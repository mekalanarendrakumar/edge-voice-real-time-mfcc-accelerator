==> flow/design.v <==
module fft #(
	parameter N = 8,  
	parameter DATA_WIDTH = 16
)(
	input clk,
	input rst,
	input [DATA_WIDTH-1:0] data_in_real,
	input [DATA_WIDTH-1:0] data_in_imag,
	input valid_in,
	output reg [DATA_WIDTH-1:0] data_out_real,
	output reg [DATA_WIDTH-1:0] data_out_imag,
	output reg valid_out
);
	reg [DATA_WIDTH-1:0] buffer_real [0:N-1];
	reg [DATA_WIDTH-1:0] buffer_imag [0:N-1];
	reg [$clog2(N):0] idx;
	always @(posedge clk or posedge rst) begin
		if (rst) begin
			idx <= 0;
			valid_out <= 0;
		end else if (valid_in) begin
			buffer_real[idx] <= data_in_real;
			buffer_imag[idx] <= data_in_imag;
			if (idx == N-1) begin
				idx <= 0;
				data_out_real <= data_in_real;
				data_out_imag <= data_in_imag;
				valid_out <= 1;
			end else begin
				idx <= idx + 1;
				valid_out <= 0;
			end
		end else begin
			valid_out <= 0;
		end
	end
endmodule
module framing #(
	parameter FRAME_SIZE = 256,
	parameter DATA_WIDTH = 16
)(
	input clk,
	input rst,
	input [DATA_WIDTH-1:0] audio_in,
	input valid_in,
	output reg [DATA_WIDTH-1:0] windowed_out,
	output reg valid_out
);
	reg [DATA_WIDTH-1:0] frame_buf [0:FRAME_SIZE-1];
	reg [$clog2(FRAME_SIZE):0] idx;
	wire [DATA_WIDTH-1:0] hamming_coeff;
	reg [15:0] hamming_rom [0:FRAME_SIZE-1];
	initial begin
		integer i;
		for (i = 0; i < FRAME_SIZE; i = i + 1) begin
			hamming_rom[i] = 16'h7FFF;  
		end
	end
	assign hamming_coeff = hamming_rom[idx];
	always @(posedge clk or posedge rst) begin
		if (rst) begin
			idx <= 0;
			valid_out <= 0;
		end else if (valid_in) begin
			frame_buf[idx] <= audio_in;
			windowed_out <= (audio_in * hamming_coeff) >>> 15;  
			valid_out <= 1;
			if (idx == FRAME_SIZE-1)
				idx <= 0;
			else
				idx <= idx + 1;
		end else begin
			valid_out <= 0;
		end
	end
endmodule
module log_dct #(
	parameter NUM_MEL = 8,
	parameter DATA_WIDTH = 16
)(
	input clk,
	input rst,
	input [DATA_WIDTH-1:0] mel_in,
	input valid_in,
	output reg [DATA_WIDTH-1:0] mfcc_out,
	output reg valid_out
);
	function [DATA_WIDTH-1:0] log_approx;
		input [DATA_WIDTH-1:0] x;
		begin
			if (x == 0)
				log_approx = 0;
			else
				log_approx = x[15:1];  
		end
	endfunction
	reg [15:0] dct_coeff [0:NUM_MEL-1];
	integer i;
	initial begin
		for (i = 0; i < NUM_MEL; i = i + 1)
			dct_coeff[i] = 16'h1000;  
	end
	reg [$clog2(NUM_MEL):0] idx;
	reg [31:0] acc;
	always @(posedge clk or posedge rst) begin
		if (rst) begin
			idx <= 0;
			acc <= 0;
			valid_out <= 0;
		end else if (valid_in) begin
			acc <= acc + (log_approx(mel_in) * dct_coeff[idx]);
			if (idx == NUM_MEL-1) begin
				mfcc_out <= acc[30:15];
				valid_out <= 1;
				idx <= 0;
				acc <= 0;
			end else begin
				idx <= idx + 1;
				valid_out <= 0;
			end
		end else begin
			valid_out <= 0;
		end
	end
endmodule
module mel_filter #(
	parameter NUM_FILTERS = 8,
	parameter FFT_SIZE = 8,
	parameter DATA_WIDTH = 16
)(
	input clk,
	input rst,
	input [DATA_WIDTH-1:0] fft_mag_in,
	input valid_in,
	output reg [DATA_WIDTH-1:0] mel_out,
	output reg valid_out
);
	reg [15:0] mel_coeff [0:NUM_FILTERS-1][0:FFT_SIZE-1];
	integer i, j;
	initial begin
		for (i = 0; i < NUM_FILTERS; i = i + 1)
			for (j = 0; j < FFT_SIZE; j = j + 1)
				mel_coeff[i][j] = 16'h1000;  
	end
	reg [$clog2(FFT_SIZE):0] idx;
	reg [$clog2(NUM_FILTERS):0] filter_idx;
	reg [31:0] acc;
	always @(posedge clk or posedge rst) begin
		if (rst) begin
			idx <= 0;
			filter_idx <= 0;
			acc <= 0;
			valid_out <= 0;
		end else if (valid_in) begin
			acc <= acc + (fft_mag_in * mel_coeff[filter_idx][idx]);
			if (idx == FFT_SIZE-1) begin
				mel_out <= acc[30:15];  
				valid_out <= 1;
				idx <= 0;
				acc <= 0;
				if (filter_idx == NUM_FILTERS-1)
					filter_idx <= 0;
				else
					filter_idx <= filter_idx + 1;
			end else begin
				idx <= idx + 1;
				valid_out <= 0;
			end
		end else begin
			valid_out <= 0;
		end
	end
endmodule
module mfcc_top #(
	parameter FRAME_SIZE = 8,
	parameter DATA_WIDTH = 16
)(
	input clk,
	input rst,
	input [DATA_WIDTH-1:0] audio_in,
	input valid_in,
	output [DATA_WIDTH-1:0] mfcc_out,
	output valid_out
);
	wire [DATA_WIDTH-1:0] windowed_out;
	wire valid_windowed;
	wire [DATA_WIDTH-1:0] fft_out_real, fft_out_imag;
	wire valid_fft;
	wire [DATA_WIDTH-1:0] mel_out;
	wire valid_mel;
	framing #(.FRAME_SIZE(FRAME_SIZE), .DATA_WIDTH(DATA_WIDTH)) framing_inst (
		.clk(clk),
		.rst(rst),
		.audio_in(audio_in),
		.valid_in(valid_in),
		.windowed_out(windowed_out),
		.valid_out(valid_windowed)
	);
	fft #(.N(FRAME_SIZE), .DATA_WIDTH(DATA_WIDTH)) fft_inst (
		.clk(clk),
		.rst(rst),
		.data_in_real(windowed_out),
		.data_in_imag(0),
		.valid_in(valid_windowed),
		.data_out_real(fft_out_real),
		.data_out_imag(fft_out_imag),
		.valid_out(valid_fft)
	);
	wire [DATA_WIDTH-1:0] fft_mag;
	assign fft_mag = fft_out_real;  
	mel_filter #(.NUM_FILTERS(4), .FFT_SIZE(FRAME_SIZE), .DATA_WIDTH(DATA_WIDTH)) mel_inst (
		.clk(clk),
		.rst(rst),
		.fft_mag_in(fft_mag),
		.valid_in(valid_fft),
		.mel_out(mel_out),
		.valid_out(valid_mel)
	);
	log_dct #(.NUM_MEL(4), .DATA_WIDTH(DATA_WIDTH)) log_dct_inst (
		.clk(clk),
		.rst(rst),
		.mel_in(mel_out),
		.valid_in(valid_mel),
		.mfcc_out(mfcc_out),
		.valid_out(valid_out)
	);
endmodule
Step by step through the tools: mfcc_top
The steps from the RTL of mfcc_top to its reports follow in flow order.
Line numbers count from 1 in the design file above.
Cell names lack the library's common part.
{"block": "design", "top_module": "mfcc_top", "clock": "clk", "library": "sky130hd", "pvt_corner": "tt_025C_1v80"}

Elaborated design
Source: Yosys, flattened and elaborated. Widths are those after wreduce. Registers that Yosys merges into a memory's read port (data or address) are not register bits. Print and check cells do not count. Equal cells are merged and count once.
{"block": "word_totals", "ff_bits": 113, "latch_bits": 0, "mem_bits_rw": 0, "rom_bits": 0, "clocked_rd_ports_x_width": 0, "n_memories": 0, "word_cells": 44}
{"block": "classes", "add_sub_neg": 5, "multipliers": 3, "n_div": 0, "cmp": 0, "equal": 3, "shifts": 0, "muxes": 14, "bitwise": 1, "reduce_logical": 5}
{"block": "ops", "cell": "multiplier 16 x 16 -> 32 bit with constant B", "count": 1}
{"block": "ops", "cell": "multiplier 16 x 16 -> 16 bit with constant B", "count": 1}
{"block": "ops", "cell": "adder 32 bit", "count": 2}
{"block": "ops", "cell": "2-to-1 mux 32 bit", "count": 2}
{"block": "ops", "cell": "multiplier 1 x 16 -> 17 bit with constant B", "count": 1}
{"block": "ops", "cell": "logical NOT 16 bit", "count": 1}
{"block": "ops", "cell": "2-to-1 mux 16 bit", "count": 1}
{"block": "ops", "cell": "2-to-1 mux 15 bit", "count": 1}
{"block": "ops", "cell": "AND reduction 3 bit", "count": 3}
{"block": "ops", "cell": "adder 4 x 1 -> 4 bit with constant B", "count": 2}
{"block": "ops", "cell": "== test 4 x 3 -> 1 bit with constant B", "count": 2}
{"block": "ops", "cell": "2-to-1 mux 4 bit", "count": 2}
{"block": "ops", "cell": "2-to-1 mux 1 bit", "count": 7}
{"block": "ops", "cell": "adder 3 x 1 -> 3 bit with constant B", "count": 1}
{"block": "ops", "cell": "== test 3 x 2 -> 1 bit with constant B", "count": 1}
{"block": "ops", "cell": "2-to-1 mux 3 bit", "count": 1}
{"block": "ops", "cell": "AND reduction 2 bit", "count": 1}
{"block": "ops", "cell": "inverter 1 bit", "count": 1}

Depth
Yosys ltp: most cells in a row. Word level: on the elaborated netlist, between registers, memories and ports. Mapped: between sequential cells and ports; inverters and the memories' decode and read muxes count.
{"block": "depth", "word_depth": 6, "ABC_AREA": 0, "depth_mapped": 19}

After synthesis
The flow's flattened synthesis, as Yosys stat reports it; memories are mapped. The netlist is that of the ABC_AREA named above (0 if unset); the other value can give another one.
Totals and module areas in this step are rounded.
{"block": "synth_totals", "cells": 599, "area_um2": 6745, "seqArea_um2": 2317, "ffs": 86, "buf_cells": 21}
{"block": "by_type", "cell": "dfrtp_1", "count": 53, "area_total_um2": 1.33E+03}
{"block": "by_type", "cell": "fa_1", "count": 62, "area_total_um2": 1241.19}
{"block": "by_type", "cell": "ha_1", "count": 91, "area_total_um2": 1.14E+03}
{"block": "by_type", "cell": "edfxtp_1", "count": 33, "area_total_um2": 990.95}
{"block": "by_type", "cell": "inv_1", "count": 107, "area_total_um2": 401.635}
{"block": "by_type", "cell": "xnor2_1", "count": 32, "area_total_um2": 280.269}
{"block": "by_type", "cell": "xor2_1", "count": 13, "area_total_um2": 113.859}
{"block": "by_type", "cell": "a21oi_1", "count": 21, "area_total_um2": 105.101}
{"block": "by_type", "cell": "nor2_1", "count": 27, "area_total_um2": 101.347}
{"block": "by_type", "cell": "o21ai_0", "count": 18, "area_total_um2": 90.086}
{"block": "by_type", "cell": "a22o_1", "count": 10, "area_total_um2": 87.584}
{"block": "by_type", "cell": "clkbuf_1", "count": 19, "area_total_um2": 71.318}
{"block": "by_type", "cell": "nand2_1", "count": 19, "area_total_um2": 71.318}
{"block": "by_type", "cell": "nand4_1", "count": 8, "area_total_um2": 50.048}
{"block": "by_type", "cell": "a21o_1", "count": 6, "area_total_um2": 45.043}
{"block": "by_type", "cell": "o21a_1", "count": 5, "area_total_um2": 37.536}
{"block": "by_type", "cell": "nor3_1", "count": 7, "area_total_um2": 35.034}
{"block": "by_type", "cell": "and2_1", "count": 5, "area_total_um2": 31.28}
Not listed: further types 38, cells in them 63.
By module: a second synthesis without flattening, with its own total; a netlist apart from the flattened one above.
{"block": "hier_totals", "hier_cells": 772, "area_unflattened_um2": 9011}
Each row is one instance without its submodules.
{"block": "by_module", "mod": "mel_filter", "instances": 1, "cells": 228, "mod_area_um2": 2638}
{"block": "by_module", "mod": "log_dct", "instances": 1, "cells": 240, "mod_area_um2": 2610}
{"block": "by_module", "mod": "framing", "instances": 1, "cells": 252, "mod_area_um2": 2570}
{"block": "by_module", "mod": "fft", "instances": 1, "cells": 51, "mod_area_um2": 1190}
{"block": "by_module", "mod": "mfcc_top", "instances": 1, "cells": 1, "mod_area_um2": 3.8}

Worst setup path after synthesis
OpenSTA on the mapped netlist: ideal clock, no wires. The path of least setup slack (recovery checks aside). Input and output delay are each 20% of the period. Register names are those of the netlist, which keeps one name where synthesis merged equal registers.
{"block": "synth_timing", "path_kind": "input port to flip-flop", "from": "input port audio_in[9]", "to": "register framing_inst.windowed_out[0]", "clock_period_ns": 6.87, "input_delay_ns": 1.374, "setup_time_ns": 0.273, "t_first_pin_ns": 1.374, "arrival_ns": 5.798, "t_required_ns": 6.597, "setup_slack_ns": 0.799, "delay_ns": 4.697, "driving_pins": 18, "path_buffers": 0, "synth_period_reached_ns": 6.071}
"delay_ns" is the arrival time less input delay plus setup time.
"driving_pins" counts driving pins, that of a launching flip-flop among them; a cell with two outputs on the path counts twice.
"synth_period_reached_ns" is the clock period less the worst setup slack; recovery checks do not enter. This is arithmetic on one report: input and output delays are still those of the set period (20% each).
Between the ends stands the longest chain of elaborated cells between them, by number of cells; it is not shown to be the way that was timed. Of several equally long chains one is given.
A line is the first line of the expression or statement that the cell stems from. Yosys adds cells for indexed reads and writes and turns some case tables into memories.
{"block": "synth_between", "path_cell_list": "inv_1 -> fa_1 -> inv_1 -> fa_1 -> inv_1 -> fa_1 -> inv_1 -> fa_1 -> fa_1 -> inv_1 -> fa_1 -> inv_1 -> ha_1 -> o211a_1 -> o2111ai_1 -> a21oi_1 -> a2111oi_0 -> xnor2_1", "elab_chain_len": 1, "cone_cells": 1, "lines_between": 1}
{"block": "synth_lines", "element": "start: declaration", "line": 180, "rtl": "input [DATA_WIDTH-1:0] audio_in,"}
{"block": "synth_lines", "element": "multiplier 16 x 16 -> 16 bit", "line": 66, "rtl": "windowed_out <= (audio_in * hamming_coeff) >>> 15;"}
{"block": "synth_lines", "element": "end: assignment", "line": 66}
{"block": "synth_lines", "element": "end: declaration", "line": 46, "rtl": "output reg [DATA_WIDTH-1:0] windowed_out,"}

Worst path after layout
Path of least setup slack in the final report of record 1 (OpenROAD, finished layout, wires in). Where an end is a register, its clock arrival counts in the times.
{"block": "layout_timing", "path_kind": "input port to flip-flop", "from": "input port audio_in[10]", "to": "register framing_inst.windowed_out[0]", "clock_period_ns": 10.4, "input_delay_ns": 2.08, "setup_time_ns": 0.26, "t_first_pin_ns": 2.08, "arrival_ns": 7.27, "t_required_ns": 10.49, "setup_slack_ns": 3.22, "driving_pins": 19, "path_buffers": 1}
Between the ends stands the longest chain of elaborated cells between them, by number of cells; it is not shown to be the way that was timed. Of several equally long chains one is given.
{"block": "layout_between", "path_cell_list": "clkdlybuf4s50_1 -> inv_1 -> fa_1 -> inv_1 -> fa_1 -> inv_1 -> fa_1 -> inv_1 -> fa_1 -> fa_1 -> inv_1 -> fa_1 -> inv_1 -> ha_1 -> o211a_1 -> o2111ai_1 -> a21oi_1 -> a2111oi_0 -> xnor2_1", "elab_chain_len": 1, "cone_cells": 1, "lines_between": 1}
{"block": "layout_lines", "element": "start: declaration", "line": 180, "rtl": "input [DATA_WIDTH-1:0] audio_in,"}
{"block": "layout_lines", "element": "multiplier 16 x 16 -> 16 bit", "line": 66, "rtl": "windowed_out <= (audio_in * hamming_coeff) >>> 15;"}
{"block": "layout_lines", "element": "end: assignment", "line": 66}
{"block": "layout_lines", "element": "end: declaration", "line": 46, "rtl": "output reg [DATA_WIDTH-1:0] windowed_out,"}

Subject: mfcc_top on sky130hd, stored results

Hello all,

Below are 2 stored runs of the flow (Yosys, OpenROAD; platform sky130hd) on mfcc_top, each with its settings and what was measured, unordered. Constraints: input delay and output delay 20% of the set period each, output load 0.01 pF.
"achievedPeriod_ns" is the run's clock period less its worst setup slack. It is reckoned from that one timing run; input and output delays stay at 20% of the period that was set.
"timing.worst_path_ns" = time allowed to the worst setup path (clock period - input delay - output delay, where it has them) - its slack; a late launch clock adds to it, a late capture clock takes from it.
"totalPower_uw" rests on the timing tool's default activity at the inputs, not on a simulated workload.
Values from the reports are rounded here.

Record 1
==> flow/run.sh <==
#!/bin/bash
# the make line also repeats the synthesis and layout settings of config.mk as NAME=value (left out here)
make -C /OpenROAD-flow-scripts/flow DESIGN_CONFIG=/design/flow/config.mk WORK_HOME=/design/flow/orfs CLKGATE_MAP_FILE= finish
==> flow/config.mk <==
export PLATFORM = sky130hd
export DESIGN_NAME = mfcc_top
export DESIGN_NICKNAME = mfcc_top
export VERILOG_FILES = /design/flow/design.v
export SDC_FILE = /design/flow/constraint.sdc
export NUM_CORES = 4
export LEC_CHECK = 0
export CAP_MARGIN = 20
export CELL_PAD_IN_SITES_GLOBAL_PLACEMENT = 2
export CORE_MARGIN = 6
export CORE_UTILIZATION = 30
export GPL_TIMING_DRIVEN = 1
export SLEW_MARGIN = 5
export TNS_END_PERCENT = 90
==> flow/constraint.sdc <==
create_clock -name core_clock -period 10.4 [get_ports {clk}]
set_input_delay 2.0800 -clock core_clock [delete_from_list [all_inputs] [get_ports {clk}]]
set_output_delay 2.0800 -clock core_clock [all_outputs]
set_load 0.01 [all_outputs]

==> results of record 1, as JSON <==
{
  "totalPower_uw": 1687,
  "final_util_frac": 0.349,
  "worst_setup_slack_ns": 3.219,
  "stdcell_area_um2": 7672,
  "total_die_area_um2": 26230,
  "timing.worst_path_ns": 5.10,
  "worst_path_kind": "input port to flip-flop",
  "achievedPeriod_ns": 7.181,
  "timing.hold.ws_ns": 0.423,
  "timing.setup.tns_ns": 0.000,
  "yosys_chip_area_um2": 6745
}

Record 2
==> flow/run.sh <==
#!/bin/bash
# the make line also repeats the synthesis and layout settings of config.mk as NAME=value (left out here)
make -C /OpenROAD-flow-scripts/flow DESIGN_CONFIG=/design/flow/config.mk WORK_HOME=/design/flow/orfs CLKGATE_MAP_FILE= finish
==> flow/config.mk <==
export PLATFORM = sky130hd
export DESIGN_NAME = mfcc_top
export DESIGN_NICKNAME = mfcc_top
export VERILOG_FILES = /design/flow/design.v
export SDC_FILE = /design/flow/constraint.sdc
export NUM_CORES = 4
export LEC_CHECK = 0
export CAP_MARGIN = 20
export CORE_ASPECT_RATIO = 1.23
export CORE_MARGIN = 8
export CORE_UTILIZATION = 53
export GPL_ROUTABILITY_DRIVEN = 1
export GPL_TIMING_DRIVEN = 0
export MIN_ROUTING_LAYER = met1
export PLACE_DENSITY_LB_ADDON = 0.15
export SLEW_MARGIN = 20
==> flow/constraint.sdc <==
create_clock -name core_clock -period 4.99 [get_ports {clk}]
set_input_delay 0.9980 -clock core_clock [delete_from_list [all_inputs] [get_ports {clk}]]
set_output_delay 0.9980 -clock core_clock [all_outputs]
set_load 0.01 [all_outputs]

==> results of record 2, as JSON <==
{
  "totalPower_uw": 4132,
  "final_util_frac": 0.633,
  "worst_setup_slack_ns": -0.309,
  "stdcell_area_um2": 7844,
  "total_die_area_um2": 16610,
  "timing.worst_path_ns": 4.30,
  "worst_path_kind": "input port to flip-flop",
  "achievedPeriod_ns": 5.299,
  "timing.hold.ws_ns": 0.429,
  "timing.setup.tns_ns": -0.309,
  "yosys_chip_area_um2": 6745
}

Thanks
